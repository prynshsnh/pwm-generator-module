==> flow/design.v <==
module Basic_PWM #(
    parameter R_bits=8
) (
    input [R_bits-1:0] duty,
    input clk, reset_n,
    output PWM_out
);
    reg [R_bits-1:0] q_reg, q_next;
    always @(posedge clk, negedge reset_n ) begin
        if (!reset_n)
            q_reg<='d0;
        else
            q_reg<=q_next;
    end
        always @(*) begin
            q_next = q_reg+1;
        end
        assign PWM_out = (q_reg<=duty);   
endmodule
Tool chain data of Basic_PWM
What the tools print for Basic_PWM, step after step.
Line numbers count from 1 in the design file above.
Cell names lack the library's common part.
Not given: --
- design top: Basic_PWM
- clock: clk
- library: sky130hd
- library corner: tt_025C_1v80

After elaboration
Counts by Yosys on the flattened word-level netlist (proc, flatten, opt, wreduce; memories kept). Register bits leave out memories and registers merged into their read ports (data or address); mux counts leave out enables and synchronous resets folded into registers. Print and check cells are left out. Cells with the same type and inputs are merged into one.
- bits in writable memories at 0
- noted output and inout bits: 1
- memory cells at 0
- register bits after elaboration at 8
- clocked read ports x word width at 0
- input bits at 10
- memory bits (read-only): 0
- cells after elaboration: 3
- bits in latches: 0
- eq/ne operators at 0
- $mul: 0
- order comparisons at 1
- mux-type cells: 0
- bitwise gates (word level) at 0
- reduce/logical cells at 0
- add/sub/neg operators: 1
- noted shift-type cells: 0
- noted div/mod/pow operators: 0
- operators by type and width (operator ; number):
    8-bit by 1-bit adder with 8-bit output (second input constant) ; 1
    8-bit <= comparator ; 1

Depth
Longest topological path by Yosys (ltp), each cell counted once; first at word level (registers and memories cut), then after technology mapping (sequential cells cut; the memories' decode and read muxes count).
- noted depth in word-level cells: 1
- ABC_AREA at 0
- mapped depth at 6
- mapped depth without buffers at 6

Netlist
Source: synth_stat.txt of the flow (Yosys; design flattened, memories mapped). It holds for the ABC_AREA given above (unset counts as 0); a run with the other value may have another netlist.
Totals and module areas in this step are rounded.
- cell types (cell ; number ; total area (µm²)):
    dfrtp_1 ; 8 ; 200.192
    ha_1 ; 9 ; 112.608
    xnor2_1 ; 4 ; 35.034
    inv_1 ; 8 ; 30.029
    a21oi_1 ; 4 ; 20.019
    nand4_1 ; 3 ; 18.768
    xor2_1 ; 2 ; 17.517
    nand3_1 ; 2 ; 10.01
    and4_1 ; 1 ; 8.758
    nand2_1 ; 2 ; 7.507
    o211ai_1 ; 1 ; 7.507
    and3_1 ; 1 ; 6.256
    nor2b_1 ; 1 ; 6.256
    o22ai_1 ; 1 ; 6.256
    o21ai_0 ; 1 ; 5.005
- noted area of sequential cells: 200 µm²
- mapped area at 492 µm²
- noted buffers: 0
- mapped cells at 48
- flip-flop cells: 8

Timing after synthesis
Source: OpenSTA report_checks on the synthesized netlist (no wires, ideal clock, input and output delay 20% of the period each), path of least setup slack; recovery checks are left aside. Register names are those of the netlist, which keeps one name where synthesis merged equal registers.
- kind: input-to-output
- from: input port duty[1]
- to: output port PWM_out
- noted arrival: 1.297 ns
- clock period: 2.22 ns
- external input delay: 0.444 ns
- path delay: 0.853 ns
- noted setup slack: 0.479 ns
- output delay: 0.444 ns
- noted data required time: 1.776 ns
- noted stages on the path: 6
- period reached after synthesis at 1.741 ns
"path delay" = arrival - input delay + setup time.
At an output port there is no setup time.
"stages on the path" counts driving pins, that of a launching flip-flop among them; a cell with two outputs on the path counts twice.
"period reached after synthesis" is the clock period less the worst setup slack; recovery checks do not enter. This is arithmetic on one report: input and output delays are still those of the set period (20% each).
Between the ends stands the longest chain of elaborated cells between them, by number of cells; it is not shown to be the way that was timed. Of several equally long chains one is given.
Each line given opens the expression or statement behind the cell; cells for indexed reads and writes are added by Yosys, which also makes memories of some case tables.
- cells stage by stage: inv_1 -> ha_1 -> nor2b_1 -> o211ai_1 -> a21oi_1 -> o22ai_1
- cells in the longest elaborated chain at 1
- elaborated cells between the ends (all ways): 1
- RTL lines with such cells: 1
- classes of those cells: compare (1)
- RTL lines, path after synthesis (what ; line ; source):
    from (decl) ; 4 ; input [R_bits-1:0] duty,
    8-bit <= comparator ; 18 ; assign PWM_out = (q_reg<=duty);
    to (decl) ; 6 ; output PWM_out

Path in the finished layout
From the final timing report of flow run 1: the path of least setup slack in the routed layout; clock arrival at registers is part of the times.
- kind: reg-to-output
- from: register q_reg[1]
- to: output port PWM_out
- clock period: 2.04 ns
- noted data required time: 1.63 ns
- noted stages on the path: 7
- noted arrival: 1.53 ns
- noted setup slack: 0.10 ns
- output delay: 0.41 ns
Between the ends stands the longest chain of elaborated cells between them, by number of cells; it is not shown to be the way that was timed. Of several equally long chains one is given.
- cells stage by stage: dfrtp_1 -> ha_4 -> nor2b_1 -> o211ai_1 -> a21oi_1 -> o22ai_1 -> buf_2
- cells in the longest elaborated chain at 1
- elaborated cells between the ends (all ways): 1
- RTL lines with such cells: 1
- classes of those cells: compare (1)
- RTL lines, path post-layout (what ; line ; source):
    from (decl) ; 8 ; reg [R_bits-1:0] q_reg, q_next;
    from (assign) ; 11 ; q_reg<='d0;
    from (assign) ; 13 ; q_reg<=q_next;
    8-bit <= comparator ; 18 ; assign PWM_out = (q_reg<=duty);
    to (decl) ; 6 ; output PWM_out

# Flow runs of Basic_PWM

Top module Basic_PWM; platform sky130hd; tools Yosys and OpenROAD; 2 stored runs in no particular order. Input and output delays are each 20% of the period that was set; the output load is 0.01 pF.
"achieved clock period" means the clock period less the worst setup slack. The figure is calculated, with input and output delays left at 20% of the set period.
By "worst setup path time" is meant the share of the clock period that the worst setup path is allowed (20% is reserved at inputs, 20% at outputs), minus its slack. Clock arrival times at its registers enter into it.
The measured numbers are rounded.

Flow run 1
Settings were period_ns = 2.04; CORE_UTILIZATION = 16; PLACE_DENSITY_LB_ADDON = 0.02; CORE_ASPECT_RATIO = 0.8; CORE_MARGIN = 8; CELL_PAD_IN_SITES_GLOBAL_PLACEMENT = 2; TNS_END_PERCENT = 25; CAP_MARGIN = 20; SLEW_MARGIN = 20
- netlist area reported by Yosys: 492 µm²
- noted the overall die area: 5110 µm²
- standard-cell area after layout: 806 µm²
- post-route utilization at 0.267
- setup slack of the worst path at 0.102 ns
- setup total negative slack: 0.000 ns
- achieved clock period: 1.938 ns
- noted the worst setup path time: 1.53 ns
- worst path kind: reg-to-output

Flow run 2
Settings were period_ns = 1.77; CORE_UTILIZATION = 60; PLACE_DENSITY_LB_ADDON = 0.13; CORE_ASPECT_RATIO = 1.46; CORE_MARGIN = 9; CELL_PAD_IN_SITES_GLOBAL_PLACEMENT = 1; TNS_END_PERCENT = 40; SLEW_MARGIN = 35; MAX_ROUTING_LAYER = met4; CAP_MARGIN = 20
- incomplete, floorplanning halted on PDN-0185
